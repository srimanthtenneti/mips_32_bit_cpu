==> flow/design.v <==
module ahb_master (
  input hClk,
  input hRst,
  input [31:0] cData,
  input [31:0] cAddr,
  input en,
  input cWr,
  input hReadyout,
  input hResp,
  input [31:0] hRdata,
  input [1:0] ss,
  output reg [1:0] sel,
  output reg [31:0] hAddr,
  output reg hWrite,
  output reg [2:0] hSize,
  output reg [1:0] hTrans,
  output reg hReady,
  output reg [31:0] hWdata,
  output reg [31:0] dout
);
  reg [1:0] state, next_state;
  parameter IDLE  = 2'b00;
  parameter BASE  = 2'b01;
  parameter ST2   = 2'b10;
  parameter ST3   = 2'b11;
  always @ (posedge hClk or negedge hRst)
    begin
      if (~hRst)
        begin
          state = IDLE;
        end
      else
        begin
           state = next_state;
        end
    end
  always @ (*)
    begin
      case(state)
        IDLE : begin
          if (en)
            next_state = BASE;
          else
            next_state = IDLE;
        end
        BASE : begin
          if (cWr)
            next_state = ST2;
          else
            next_state = ST3;
        end
        ST2 : begin
          if (en)
            next_state = BASE;
          else
            next_state = IDLE;
        end
        ST3 : begin
          if (en)
            next_state = BASE;
          else
            next_state = IDLE;
        end      
        default : next_state = IDLE;
      endcase
    end
  always @ (posedge hClk or negedge hRst)
    begin
      if (~hRst)
        begin
           sel       <= 0;
           hAddr     <= 0;
           hWrite    <= 0;
           hSize     <= 0;
           hTrans    <= 0;
           hReady    <= 0;
           hWdata    <= 0;
           dout      <= 0;
        end
      else
        begin
          case (next_state)
             IDLE : begin
                sel    <= ss;
                hAddr  <= cAddr;
                hWrite <= hWrite;
                hReady <= 0;
                hWdata <= hWdata;
                dout   <= dout;
             end
            BASE : begin
               sel    <= ss;
               hAddr  <= cAddr;
               hWrite <= cWr;
               hReady <= 1;
               hWdata <= cData;
               dout   <= dout;
            end
            ST2 : begin
               sel    <= sel;
               hAddr  <= cAddr;
               hWrite <= cWr;
               hReady <= 1;
               hWdata <= cData;
               dout   <= dout;
            end
            ST3 : begin
               sel    <= sel;
               hAddr  <= cAddr;
               hWrite <= cWr;
               hReady <= 1;
               hWdata <= hWdata;
               dout   <= hRdata;
            end
            default : begin
               sel    <= ss;
               hAddr  <= hAddr;
               hWrite <= hWrite;
               hReady <= 0;
               hWdata <= hWdata;
               dout   <= dout;
            end
          endcase
        end
    end
endmodule
* Tool chain data of ahb_master
What the tools print for ahb_master, step after step. Line numbers count from 1 in the design file above. A cell with -- has no value.
Set-up: design top ahb_master, clock input hClk, cell library sky130hd, corner tt_025C_1v80

* Word-level counts
Yosys after proc, flatten, opt, wreduce and memory -nomap, before mapping. Memory bits, and registers merged into a memory's read port (data or address), are not among the register bits. Print and check cells are not counted. Equal cells are merged and count once.
Storage and ports: bits in registers 102, input bits 104, cells after elaboration 32
Cells by class: equality and inequality tests 6, multiplexer cells 9, reduce/logical cells 10
Operators by type and width (number):
- 32-bit two-way mux | 3
- 3-bit OR reduction | 3
- 2-bit == test (second input constant) | 4
- 2-bit OR reduction | 4
- 2-bit by 1-bit == test with 1-bit output (second input constant) | 2
- 2-bit zero test | 2
- 4-bit OR reduction | 1
- 2-bit case mux with 2-bit select | 1
- 1-bit two-way mux | 3
- 1-bit case mux with 2-bit select | 1
- 2-bit two-way mux | 1

* Longest topological paths
Depth = most cells in a row (Yosys ltp): at word level without a register or memory, in the mapped netlist without a sequential cell, where the memories' decode and read muxes count.
Depth: word-level depth 6, ABC_AREA 0, depth in mapped cells 6, mapped depth without buffers 5

* Synthesis result
Yosys stat after the flow's synthesis: flattened, memories mapped to cells. It holds for the ABC_AREA given above (unset counts as 0); a run with the other value may have another netlist.
Cell types:
- sky130_fd_sc_hd__dfrtp_1 | number 103, area in all 2.58E+03 µm²
- sky130_fd_sc_hd__mux2_4 | number 60, area in all 900.864 µm²
- sky130_fd_sc_hd__buf_12 | number 6, area in all 120.115 µm²
- sky130_fd_sc_hd__mux2_2 | number 7, area in all 78.826 µm²
- sky130_fd_sc_hd__ha_1 | number 4, area in all 50.048 µm²
- sky130_fd_sc_hd__buf_4 | number 5, area in all 37.536 µm²
- sky130_fd_sc_hd__dfstp_2 | number 1, area in all 26.275 µm²
- sky130_fd_sc_hd__buf_6 | number 2, area in all 22.522 µm²
- sky130_fd_sc_hd__nor2_1 | number 3, area in all 11.261 µm²
- sky130_fd_sc_hd__o31a_1 | number 1, area in all 8.758 µm²
- sky130_fd_sc_hd__inv_1 | number 2, area in all 7.507 µm²
- sky130_fd_sc_hd__and2_1 | number 1, area in all 6.256 µm²
- sky130_fd_sc_hd__nor2b_1 | number 1, area in all 6.256 µm²
- sky130_fd_sc_hd__or2_1 | number 1, area in all 6.256 µm²
- sky130_fd_sc_hd__nor3_1 | number 1, area in all 5.005 µm²
- sky130_fd_sc_hd__conb_1 | number 1, area in all 3.754 µm²
Mapped netlist: cells in the netlist 199, cell area after synthesis 3868.7 µm², area of sequential cells 2603.7 µm², flip-flops 104

* Path before layout
OpenSTA on the mapped netlist: ideal clock, no wires. The path of least setup slack (recovery checks aside). Input and output delay are each 20% of the period. Register names are those of the netlist, which keeps one name where synthesis merged equal registers.
Timing post-synthesis: path kind register to register, from register state, to register dout[10], clock period 1.73 ns, library setup time 0.125 ns, launch time at the first pin 0.000 ns, data arrival time 1.651 ns, required time 1.605 ns, slack -0.046 ns, path delay 1.776 ns, stages on the path 7, synthesis period reached 1.776 ns
"path delay" is the arrival time less input delay plus setup time. "stages on the path": output pins that drive a net of the path, with the launching flip-flop's if there is one; two outputs of one cell count as two. "synthesis period reached" is the clock period less the worst setup slack; recovery checks do not enter. This is arithmetic on one report: input and output delays are still those of the set period (20% each). An end named without its bit number is one bit of that signal or, where synthesis recoded a state register, one of its new flip-flops. At most two assigning lines are given for a register; there are more.
On the way, post-synthesis: cells stage by stage sky130_fd_sc_hd__dfrtp_1 > sky130_fd_sc_hd__o31a_1 > sky130_fd_sc_hd__or2_1 > sky130_fd_sc_hd__ha_1 > sky130_fd_sc_hd__buf_6 > sky130_fd_sc_hd__buf_12 > sky130_fd_sc_hd__mux2_4
RTL lines, path post-synthesis:
- start, declared | line 21 | reg [1:0] state, next_state;
- start, assigned | line 30 | state = IDLE;
- start, assigned | line 34 | state = next_state;
- end, assigned | line 89 | dout   <= dout;
- end, assigned | line 97 | dout   <= dout;
- end, declared | line 19 | output reg [31:0] dout
Chain of elaborated cells between the ends: none given.

* Worst path after layout
From the final timing report of run A: the path of least setup slack in the routed layout; clock arrival at registers is part of the times.
Timing after layout: path kind register to register, from register state, to register dout[8], clock period 1.27 ns, library setup time 0.11 ns, launch time at the first pin 0.35 ns, data arrival time 2.06 ns, required time 1.50 ns, slack -0.55 ns, stages on the path 6
An end named without its bit number is one bit of that signal or, where synthesis recoded a state register, one of its new flip-flops. At most two assigning lines are given for a register; there are more.
On the way, after layout: cells stage by stage sky130_fd_sc_hd__dfrtp_1 > sky130_fd_sc_hd__o31a_1 > sky130_fd_sc_hd__or2_4 > sky130_fd_sc_hd__ha_4 > sky130_fd_sc_hd__buf_4 > sky130_fd_sc_hd__mux2_4
RTL lines, path after layout:
- start, declared | line 21 | reg [1:0] state, next_state;
- start, assigned | line 30 | state = IDLE;
- start, assigned | line 34 | state = next_state;
- end, assigned | line 89 | dout   <= dout;
- end, assigned | line 97 | dout   <= dout;
- end, declared | line 19 | output reg [31:0] dout
Chain of elaborated cells between the ends: none given.

FLOW RESULTS
============

2 stored runs of ahb_master in the flow (synthesis by Yosys, layout by OpenROAD, sky130hd cells), in arbitrary order. Constraints: input delay and output delay 20% of the set period each, output load 0.01 pF.
"achieved clock period" is the run's clock period less its worst setup slack. It is reckoned from that one timing run; input and output delays stay at 20% of the period that was set.
"allowed time less slack (worst setup path)" is the time allowed to the run's worst setup path (the clock period less input and output delay, where it has them) less its slack. Clock arrival times count: a late capture clock shortens it, a late launch clock lengthens it.
"total power of the final layout" rests on the timing tool's default activity at the inputs, not on a simulated workload.

* Run A | settings: period_ns 1.27; CORE_UTILIZATION 24; PLACE_DENSITY_LB_ADDON 0.05; HOLD_SLACK_MARGIN 0.23; CORE_ASPECT_RATIO 1.94; CELL_PAD_IN_SITES_DETAIL_PLACEMENT 2; TNS_END_PERCENT 60; CAP_MARGIN 35; SLEW_MARGIN 10; MIN_ROUTING_LAYER met1; MAX_ROUTING_LAYER met5; CORE_MARGIN 2 | results: achieved clock period 1.823 ns; total power of the final layout 12568 µW; worst setup slack after layout -0.553 ns; area of the synthesized netlist 3868.7 µm²; allowed time less slack (worst setup path) 1.82 ns; worst path kind register to register; area inside the die boundary 17207.8 µm²; standard-cell area of the final layout 6362.4 µm²
* Run B | settings: period_ns 1.35; CORE_UTILIZATION 58; SETUP_SLACK_MARGIN 0.16; CAP_MARGIN 20; CORE_MARGIN 2; SLEW_MARGIN 20 | unfinished; error DPL-0033 in clock tree synthesis
