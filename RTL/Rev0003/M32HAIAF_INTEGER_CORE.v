==> flow/design.v <==
module M32HAIAF_INTEGER_CORE (
input coreClk,
input coreRst,
input [31:0] instr,
input [31:0] dfm, 
output reg [31:0] pc,
output [31:0] maddr,
output [31:0] data2mem,
output write,
output wVram,
output rVram,
output ioWr,
output ioRd
);
reg wreg;
reg wmem;
reg rmem;
reg [31:0] alu_out;
reg [4:0] destRn;
reg [31:0] nxtPc;
wire [31:0] pc_plus_4 = pc + 4;
wire [5:0] opcode = instr[31:26];
wire [4:0] rs     = instr[25:21];
wire [4:0] rt     = instr[20:16]; 
wire [4:0] rd     = instr[15:11];
wire [4:0] sa     = instr[10:6];
wire [5:0] func   = instr[5:0];
wire [15:0] imm   = instr[15:0];
wire [25:0] addr   = instr[25:0];
wire sign          = instr[15];
wire [31:0] offset  = {{14{sign}}, imm, 2'b00};
wire [31:0] j_addr = {pc_plus_4[31:28], addr, 2'b00};
wire iadd = (opcode == 6'h00) & (func == 6'h20); 
wire isub = (opcode == 6'h00) & (func == 6'h22);
wire iand = (opcode == 6'h00) & (func == 6'h24);
wire ior  = (opcode == 6'h00) & (func == 6'h25);
wire ixor = (opcode == 6'h00) & (func == 6'h26); 
wire isll = (opcode == 6'h00) & (func == 6'h00);
wire isrl = (opcode == 6'h00) & (func == 6'h02);
wire isra = (opcode == 6'h00) & (func == 6'h03);
wire ijr  = (opcode == 6'h00) & (func == 6'h08);
wire iaddi = (opcode == 6'h08); 
wire iandi = (opcode == 6'h0c);
wire iori  = (opcode == 6'h0d);
wire ixori = (opcode == 6'h0e); 
wire ilw   = (opcode == 6'h23); 
wire isw   = (opcode == 6'h2b);
wire ibne  = (opcode == 6'h05);
wire ibeq  = (opcode == 6'h04);
wire ilui  = (opcode == 6'h0f);
wire ij    = (opcode == 6'h02);
wire ijal  = (opcode == 6'h03);
always @ (posedge coreClk or negedge coreRst)
  begin
     if (~coreRst)
        pc <= 0;
     else
        pc <= nxtPc;
  end  
wire [31:0] d2rf = ilw ? dfm : alu_out;
reg [31:0] regFile [1:31]; 
wire [31:0] a = (rs == 0) ? 0 : regFile[rs];  
wire [31:0] b = (rt == 0) ? 0 : regFile[rt];  
always @ (posedge coreClk)
  begin
     if (wreg && (destRn != 0))
       regFile[destRn] <= d2rf; 
  end
wire io_space = alu_out[31] & ~alu_out[30] & alu_out[29]; 
wire vr_space = alu_out[31] & alu_out[30] & ~alu_out[29];
assign write = wmem & ~ io_space & ~vr_space; 
assign data2mem = b;
assign maddr = alu_out;
assign ioRd = ~(rmem & io_space); 
assign ioWr = ~(wmem & io_space);
assign wVram = (wmem & vr_space);
assign rVram = (rmem & vr_space);
always @ (*) 
  begin
    alu_out = 0;
    destRn  = rd;
    wreg    = 0;
    wmem    = 0;
    rmem    = 0;
    nxtPc   = pc_plus_4;
    case(1'b1)
      iadd : begin
        alu_out = a + b;
        wreg = 1; 
      end
      isub : begin
        alu_out = a - b;
        wreg = 1;
      end
      iand : begin
        alu_out = a & b;
        wreg = 1;
      end
      ior : begin
        alu_out = a | b;
        wreg = 1;
      end
      ixor : begin
        alu_out = a ^ b;
        wreg = 1;
      end
      isll : begin
        alu_out = b << sa;
        wreg = 1;
      end
      isrl : begin
       alu_out = b >> sa;
       wreg = 1;
      end
      isra : begin
       alu_out = $signed(b) >>> sa;
       wreg = 1;
      end
      ijr : begin
        nxtPc = a;
      end
      iaddi : begin
        alu_out = a + {{16{sign}}, imm};
        destRn = rt;
        wreg = 1;
      end
      iandi : begin
        alu_out = a & {16'h0,imm};
        destRn = rt;
        wreg = 1;
      end
      iori : begin
        alu_out = a | {16'h0,imm};
        destRn = rt;
        wreg = 1;
      end
      ixori : begin
        alu_out = a ^ {16'h0,imm};
        destRn = rt;
        wreg = 1;
      end
      ilw : begin
        alu_out = a + {{16{sign}}, imm};
        destRn = rt;
        rmem = 1;
        wreg = 1;
      end
      isw : begin
        alu_out = a + {{16{sign}}, imm};
        wmem = 1;
      end
      ibeq : begin
        if (a == b)
           nxtPc = pc_plus_4 + offset;
      end
      ibne : begin
        if (a != b)
           nxtPc = pc_plus_4 + offset;
      end
      ilui : begin
        alu_out = {imm, 16'h0};
        destRn = rt;
        wreg = 1;
      end
      ij   : begin
        nxtPc = j_addr;
      end
      ijal : begin 
        alu_out = pc_plus_4;
        wreg = 1;
        destRn = 5'd31;
        nxtPc = j_addr;
      end
      default : ;
     endcase
  end
endmodule
Reports on M32HAIAF_INTEGER_CORE. What the tools print for M32HAIAF_INTEGER_CORE, step after step. Line numbers count from 1 in the design file above. Operators: Yosys type, input widths -> output width; for muxes data width and select width s. Library cell names are shortened. Not given: n/a

Top: M32HAIAF_INTEGER_CORE. Clock: coreClk. Library: sky130hd. Timing corner: tt_025C_1v80.

After elaboration. Source: Yosys, flattened and elaborated, memories not mapped. Widths are those after wreduce; folded enables and synchronous resets count as part of the registers. Registers that Yosys merges into a memory's read port (data or address) are not register bits. Print and check cells do not count. Equal cells are merged and count once. Memory sizes are those after Yosys's memory passes, which may raise the word count (mostly to a power of two), join words into wider ones and drop unused or constant bits.

For $add $sub $neg the number is 5. Divide/modulo/power cells: 0. Under eq/ne operators stands 21. For reductions and logical operators the number is 6. For order comparisons the number is 0. Under shift-type cells stands 3. The entry for multiplexer cells reads 117. The entry for multipliers reads 0. Bitwise logic cells: 31.

Operators by type and width (count): $mux 32 (43); $mux 5 (21); $add 32x32->32 (3); $mux 28 (3); $mux 1 (50); $eq 6x6->1 const B (7); $eq 6x4->1 const B (6); $and 32x16->32 (1); $or 32x16->32 (1); $xor 32x16->32 (1); $add 32x3->32 const B (1); $sub 32x32->32 (1); $eq 32x32->1 (1); $ne 32x32->1 (1); $and 32x32->32 (1); $or 32x32->32 (1); $xor 32x32->32 (1); $shl 32x5->32 (1); $shr 32x5->32 (1); $sshr 32x5->32 (1); $eq 6x2->1 const B (4); $and 1x1->1 (19); $eq 6x3->1 const B (2); $logic_not 6->1 (2); $logic_not 5->1 (2); $not 1->1 (6); $reduce_bool 5->1 (1); $logic_and 1x1->1 (1).

The entry for bits in writable memories reads 992. For output and inout bits the number is 101. Memories: 1. The entry for clocked read ports x word width reads 0. The entry for ROM bits reads 0. Under register bits stands 32. Latch bits: 0. The figure for word-level cells is 185.

Memory list: regFile (depth 31, width 32, read ports 2, write ports 1, line 61) `reg [31:0] regFile [1:31];`.

Depth. Yosys ltp: most cells in a row. Word level: on the elaborated netlist, between registers, memories and ports. Mapped: between sequential cells and ports; inverters and the memories' decode and read muxes count.

The figure for depth after elaboration is 27. The figure for ABC_AREA is 0. The entry for depth in mapped cells reads 28. Depth with buffers taken out: 20.

Netlist. Yosys stat after the flow's synthesis: flattened, memories mapped to cells. It holds for the ABC_AREA given above (unset counts as 0); a run with the other value may have another netlist.

Cells in the netlist: 5244. For flip-flop cells the number is 1024. The entry for chip area (Yosys) reads 63772.4 um2.

Cell types (count): edfxtp_1 (992); mux4_2 (300); mux2i_1 (442); ha_1 (172); a21oi_1 (296); o21ai_0 (279); nor2_1 (337); o221ai_1 (126); nand2_1 (271); o22ai_1 (157); clkbuf_1 (236); a211oi_1 (114); dfrtp_1 (32); a21o_1 (72); inv_1 (143); xnor2_1 (55); nor3_1 (96); a221oi_1 (48).

Other cell types: 95; their cells: 1076.

Worst setup path after synthesis. OpenSTA on the mapped netlist: ideal clock, no wires. The path of least setup slack (recovery checks aside). Input and output delay are each 20% of the period. Register names are those of the netlist, which keeps one name where synthesis merged equal registers.

Path type: input-to-output. From: input instr[21]. To: output rVram. For time at the first pin the number is 2.440 ns. The entry for stages on the path reads 24. The entry for external input delay reads 2.440 ns. Period: 12.2 ns. Under output delay stands 2.440 ns. Under buffers on the path stands 8. For arrival the number is 8.496 ns. Slack: 1.264 ns. The entry for path delay reads 6.056 ns. For synthesis period reached the number is 10.936 ns.

"path delay" is the arrival time less input delay plus setup time. At an output port there is no setup time. "stages on the path": output pins that drive a net of the path, with the launching flip-flop's if there is one; two outputs of one cell count as two. "synthesis period reached" = period - worst setup slack (recovery checks aside). The figure is calculated, with input and output delays left at 20% of the set period. Between the ends stands the longest chain of elaborated cells between them, by number of cells; it is not shown to be the way that was timed. Of several equally long chains one is given. Each line given opens the expression or statement behind the cell; cells for indexed reads and writes are added by Yosys, which also makes memories of some case tables. A memory read counts as a cell of the chain, while the word-level depth stops at memories.

Path through: buf_2 > buf_2 > buf_2 > buf_4 > buf_4 > buf_2 > buf_2 > mux4_2 > o22ai_1 > nor3_1 > o21ai_0 > ha_1 > clkbuf_1 > or3b_2 > a311oi_1 > a211oi_1 > nor2_1 > a31o_2 > a21oi_1 > o41a_1 > or4_1 > nand3_1 > a21o_1 > and4b_1. Under cells in the longest elaborated chain stands 21.

Ends and longest elaborated chain, post-synthesis: start, declared (line 4) `input [31:0] instr,`; $mem_v2 31x32 (line 61) `reg [31:0] regFile [1:31];`; $mux 32 (line 62) `wire [31:0] a = (rs == 0) ? 0 : regFile[rs];`; $add 32x32->32 (line 149) `alu_out = a + {{16{sign}}, imm};`; $mux 32 x15 (line 86) `case(1'b1)`; $and 1x1->1 x2 (line 70) `wire vr_space = alu_out[31] & alu_out[30] & ~alu_out[29];`; $and 1x1->1 (line 77) `assign rVram = (rmem & vr_space);`; end, declared (line 11) `output rVram,`.

Nets of the timed path that keep an RTL name, with a line that drives or declares them; the list need not be complete.

Nets with RTL names, path post-synthesis (line): maddr[30] (86).

Timing after layout. Path of least setup slack in the final report of run 1 (OpenROAD, finished layout, wires in). Where an end is a register, its clock arrival counts in the times.

Path type: input-to-output. From: input instr[16]. To: output rVram. Under buffers on the path stands 7. The entry for stages on the path reads 22. Under output delay stands 2.02 ns. Period: 10.1 ns. Slack: 0.01 ns. For time at the first pin the number is 2.02 ns. The entry for external input delay reads 2.02 ns. For arrival the number is 8.07 ns.

Between the ends stands the longest chain of elaborated cells between them, by number of cells; it is not shown to be the way that was timed. Of several equally long chains one is given. A memory read counts as a cell of the chain, while the word-level depth stops at memories.

Path through: buf_8 > buf_4 > buf_12 > buf_4 > mux4_2 > a22oi_1 > o2bb2ai_4 > nand2b_1 > ha_1 > or4_1 > buf_4 > or3_1 > nor4_2 > nand3b_1 > a21bo_2 > o311ai_1 > a22oi_2 > a2111oi_4 > buf_4 > nor2_4 > and4b_1 > clkdlybuf4s50_1. Under cells in the longest elaborated chain stands 14.

Ends and longest elaborated chain, after layout: start, declared (line 4) `input [31:0] instr,`; $mem_v2 31x32 (line 61) `reg [31:0] regFile [1:31];`; $mux 32 (line 63) `wire [31:0] b = (rt == 0) ? 0 : regFile[rt];`; $sshr 32x5->32 (line 116) `alu_out = $signed(b) >>> sa;`; $mux 32 x8 (line 86) `case(1'b1)`; $and 1x1->1 x2 (line 70) `wire vr_space = alu_out[31] & alu_out[30] & ~alu_out[29];`; $and 1x1->1 (line 77) `assign rVram = (rmem & vr_space);`; end, declared (line 11) `output rVram,`.

M32HAIAF_INTEGER_CORE through Yosys and OpenROAD on sky130hd: 2 stored runs, unordered, with their settings and measured results. The constraints put input and output delay at 20% of the set period each and load the outputs with 0.01 pF. "allowed time less slack (worst setup path)" is the time allowed to the run's worst setup path (the clock period less input and output delay, where it has them) less its slack. Clock arrival times count: a late capture clock shortens it, a late launch clock lengthens it. By "total power of the final layout" is meant OpenSTA's value without simulated activity: inputs other than the clock are taken to toggle once in ten clock periods, and the tool carries that through the logic.

Run 1 has these settings: period_ns 10.1; CORE_UTILIZATION 37; CAP_MARGIN 20; CORE_MARGIN 2; SLEW_MARGIN 20. For the total power of the final layout the run shows 12,642 uW. The post-synthesis cell area reads 63,772.4 um2. The allowed time less slack (worst setup path) reads 6.05 ns. Worst setup path type: input-to-output. The die footprint is 175,695.0 um2. For the setup slack of the worst path the run shows 0.013 ns. The post-route utilization reads 0.451. For the final worst hold slack the run shows 0.721 ns. For the total negative slack on setup checks the run shows 0.000 ns.

Run 2 has these settings: period_ns 5.93; CORE_UTILIZATION 62; SETUP_SLACK_MARGIN 0.49; CELL_PAD_IN_SITES_GLOBAL_PLACEMENT 2; TNS_END_PERCENT 75; ABC_AREA 1; GPL_ROUTABILITY_DRIVEN 0; CTS_CLUSTER_DIAMETER 39; CAP_MARGIN 30; SLEW_MARGIN 30; MAX_ROUTING_LAYER met4; CORE_MARGIN 2. Outcome: not finished: placement ended with error GPL-0301.
